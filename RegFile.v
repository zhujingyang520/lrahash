==> flow/design.v <==
module RegFile #(
  parameter   BIT_WIDTH               = 16,        
  parameter   REG_DEPTH               = 64         
) (
  input wire                          clk,         
  input wire                          clear,       
  input wire                          read_en,     
  input wire  [clog2(REG_DEPTH)-1:0]  read_addr,   
  output reg  [BIT_WIDTH-1:0]         read_data,   
  input wire                          write_en,    
  input wire  [clog2(REG_DEPTH)-1:0]  write_addr,  
  input wire  [BIT_WIDTH-1:0]         write_data,  
  output wire [REG_DEPTH-1:0]         zeros        
);
genvar g;
reg [BIT_WIDTH-1:0] reg_array [REG_DEPTH-1:0];
integer j;
always @ (posedge clk) begin
  if (clear) begin
    for (j = 0; j < REG_DEPTH; j = j + 1) begin
      reg_array[j]        <= 0;
    end
  end else if (write_en == 1'b1) begin
    reg_array[write_addr] <= write_data;
  end
end
always @ (*) begin
  if (read_en) begin
    if (write_en && read_addr == write_addr) begin
      read_data   = write_data;
    end else begin
      read_data   = reg_array[read_addr];
    end
  end else begin
    read_data     = 0;
  end
end
generate
for (g = 0; g < REG_DEPTH; g = g + 1) begin: gen_zeros
  assign zeros[g] = (reg_array[g] == {BIT_WIDTH{1'b0}}) ? 1'b0 : 1'b1;
end
endgenerate
function integer clog2(input integer x);
  integer i;
  begin
    clog2 = 0;
    for (i = x - 1; i > 0; i = i >> 1) begin
      clog2 = clog2 + 1;
    end
  end
endfunction
endmodule
==> Step by step through the tools: RegFile <==
The steps from the RTL of RegFile to its reports follow in flow order.
Line numbers count from 1 in the design file above.
Operators carry their Yosys type and port widths (W data, S select, Z words).
Cell names lack the library's common part.
{ "setup": {"design": "RegFile", "clk_port": "clk", "library": "sky130hd", "corner": "tt_025C_1v80"} }

==> After elaboration <==
Yosys after proc, flatten, opt, wreduce and memory -nomap, before mapping. Enables and synchronous resets that opt folds into registers are not counted as muxes. Memory bits, and registers merged into a memory's read port (data or address), are not among the register bits. Print and check cells are not counted. Equal cells are merged and count once.
Yosys's memory passes give these memory sizes; they may raise the number of words (mostly to a power of two), join words into wider ones and drop unused or constant bits.
{ "op_classes": {"muxes": 73, "eq_ne": 1, "reduce_and_logical": 65} }
{ "ops": {"columns": ["cell", "count"], "rows": [
  ["$logic_not A16 Y1", 64],
  ["$mux W1", 67],
  ["$mux W16", 4],
  ["$mux W6", 2],
  ["$eq A6 B6 Y1", 1],
  ["$logic_and A1 B1 Y1", 1]
]} }
{ "word_totals": {"n_memories": 1, "mem_bits_rw": 1024, "in_bits": 32, "out_inout_bits": 80, "reg_bits": 0, "elab_cells": 140} }
{ "memory_table": {"columns": ["name", "words", "word_bits", "line_no", "source"], "rows": [
  ["reg_array", 64, 16, 16, "reg [BIT_WIDTH-1:0] reg_array [REG_DEPTH-1:0];"]
]} }

==> Depth <==
Longest topological path by Yosys (ltp), each cell counted once; first at word level (registers and memories cut), then after technology mapping (sequential cells cut; the memories' decode and read muxes count).
{ "depth": {"ltp_word": 4, "ABC_AREA": 0, "depth_mapped": 9, "ltp_nobuf": 5} }

==> Netlist <==
Source: synth_stat.txt of the flow (Yosys; design flattened, memories mapped). It holds for the ABC_AREA given above (unset counts as 0); a run with the other value may have another netlist.
{ "types": {"columns": ["cell_type", "count", "area_total_um2"], "rows": [
  ["edfxtp_1", 1024, 3.07E+04],
  ["and2_1", 1024, 6.41E+03],
  ["mux4_2", 257, 5.79E+03],
  ["nor4_1", 256, 1.6E+03],
  ["clkbuf_1", 206, 773.242],
  ["mux2i_1", 64, 640.614],
  ["nand4_1", 65, 406.64],
  ["or2_2", 65, 406.64],
  ["a22oi_1", 48, 360.346],
  ["nor2_1", 66, 247.738],
  ["a221oi_2", 15, 225.216],
  ["buf_2", 43, 215.206],
  ["o22ai_1", 32, 200.192],
  ["buf_6", 17, 191.434],
  ["a22o_1", 15, 131.376],
  ["o211ai_1", 15, 112.608],
  ["nand2_1", 23, 86.333],
  ["o21ai_0", 15, 75.072]
]} }
Other cell types: 23; their cells: 53.
{ "synth_totals": {"stdcells": 3303, "ff_cells": 1024, "sequential_area_um2": 30749.5, "area_um2": 49025.8, "buf_cells": 282} }

==> Timing after synthesis <==
Path of least setup slack by OpenSTA after synthesis, without wires, with an ideal clock, recovery checks aside; 20% of the period is set as input and as output delay. Where synthesis merged equal registers, the netlist keeps one of their names.
{ "synth_timing": {"path_kind": "input port to output port", "start": "input read_addr[2]", "end": "output read_data[14]", "launch_ns": 0.864, "output_delay_ns": 0.864, "required_ns": 3.456, "path_slack_ns": 1.055, "t_arrival_ns": 2.401, "delay_ns": 1.537, "clock_period_ns": 4.32, "path_stages": 9, "n_path_buf": 4, "in_delay_ns": 0.864, "synth_period_reached_ns": 3.265} }
"delay_ns" is the arrival time less input delay plus setup time.
A path that ends at an output port has no setup time.
"path_stages": output pins that drive a net of the path, with the launching flip-flop's if there is one; two outputs of one cell count as two.
"synth_period_reached_ns" = period - worst setup slack (recovery checks aside). The figure is calculated, with input and output delays left at 20% of the set period.
Between the ends stands the longest chain of elaborated cells between them, by number of cells; it is not shown to be the way that was timed. Of several equally long chains one is given.
Each line given opens the expression or statement behind the cell; cells for indexed reads and writes are added by Yosys, which also makes memories of some case tables.
{ "synth_via": {"path_cell_list": "buf_2 -> buf_6 -> buf_2 -> buf_2 -> mux4_2 -> a22oi_1 -> nand2_1 -> a22oi_1 -> nand3_1", "elab_chain_cells": 4, "cells_between": 5, "lines_between": 3, "classes_between": "eq/ne (1); mux (2); reduce/logical (1); memory (1)"} }
{ "synth_lines": {"columns": ["element", "line_no", "source"], "rows": [
  ["start: declaration", 8, "input wire  [clog2(REG_DEPTH)-1:0]  read_addr,"],
  ["$eq A6 B6 Y1", 29, "if (write_en && read_addr == write_addr) begin"],
  ["$logic_and A1 B1 Y1", 29, null],
  ["$mux W16", 29, null],
  ["$mux W16", 28, "if (read_en) begin"],
  ["end: declaration", 9, "output reg  [BIT_WIDTH-1:0]         read_data,"]
]} }

==> Path in the finished layout <==
Path of least setup slack in the final report of entry A (OpenROAD, finished layout, wires in). Where an end is a register, its clock arrival counts in the times.
{ "layout_timing": {"path_kind": "flip-flop to output port", "start": "memory reg_array[40][10]", "end": "output read_data[10]", "launch_ns": 0.71, "output_delay_ns": 0.45, "path_slack_ns": -1.04, "clock_period_ns": 2.25, "required_ns": 1.80, "t_arrival_ns": 2.84, "path_stages": 7, "n_path_buf": 1} }
Between the ends stands the longest chain of elaborated cells between them, by number of cells; it is not shown to be the way that was timed. Of several equally long chains one is given.
The chain passes a memory read, where the word-level depth is cut; so it can be longer than that depth.
{ "layout_via": {"path_cell_list": "edfxtp_1 -> mux4_2 -> mux2i_2 -> o22ai_1 -> o21ai_4 -> o211ai_1 -> buf_2", "elab_chain_cells": 3, "cells_between": 3, "lines_between": 3, "classes_between": "mux (2); memory (1)"} }
{ "layout_lines": {"columns": ["element", "line_no", "source"], "rows": [
  ["start: declaration", 16, "reg [BIT_WIDTH-1:0] reg_array [REG_DEPTH-1:0];"],
  ["$mem_v2 Z64 W16", 16, null],
  ["$mux W16", 29, "if (write_en && read_addr == write_addr) begin"],
  ["$mux W16", 28, "if (read_en) begin"],
  ["end: declaration", 9, "output reg  [BIT_WIDTH-1:0]         read_data,"]
]} }

## Implementation results

Stored flow runs of RegFile (2 of them; Yosys, OpenROAD, sky130hd). They differ in their settings and are not a sequence. Constraints: input delay and output delay 20% of the set period each, output load 0.01 pF.
"achievedPeriod_ns" = clock period - worst setup slack. The figure is calculated, with input and output delays left at 20% of the set period.
"worstPathTime_ns" means the part of the period allowed to the worst setup path (the constraints hold back 20% at inputs and 20% at outputs) less its slack; where the path has registers, the arrival times of their clocks count too.
"power_total_mw" is the tool's figure for a default switching activity; nothing was simulated.
[
  {
    "run": "entry A",
    "settings": { "period_ns": 2.25, "CAP_MARGIN": 20, "CORE_MARGIN": 2, "CORE_UTILIZATION": 40, "SLEW_MARGIN": 20 },
    "results": { "worstPathTime_ns": 2.84, "worstPathKind": "flip-flop to output port", "timing.setup.ws_ns": -1.042, "holdWs_ns": 0.357, "timing.setup.tns_ns": -24.492, "total_die_area_um2": 125380.0, "achievedPeriod_ns": 3.292, "ys_area_um2": 49025.8, "final_util_pct": 51.3, "power_total_mw": 45.939 }
  },
  {
    "run": "entry B",
    "settings": { "period_ns": 2.12, "CORE_UTILIZATION": 58, "GPL_ROUTABILITY_DRIVEN": 0, "CAP_MARGIN": 10, "SLEW_MARGIN": 20, "MAX_ROUTING_LAYER": "met5", "CORE_MARGIN": 2 },
    "results": { "worstPathTime_ns": 2.78, "worstPathKind": "flip-flop to output port", "timing.setup.ws_ns": -1.081, "holdWs_ns": 0.530, "timing.setup.tns_ns": -29.490, "total_die_area_um2": 86868.7, "achievedPeriod_ns": 3.201, "ys_area_um2": 49025.8, "final_util_pct": 74.5, "power_total_mw": 48.638 }
  }
]
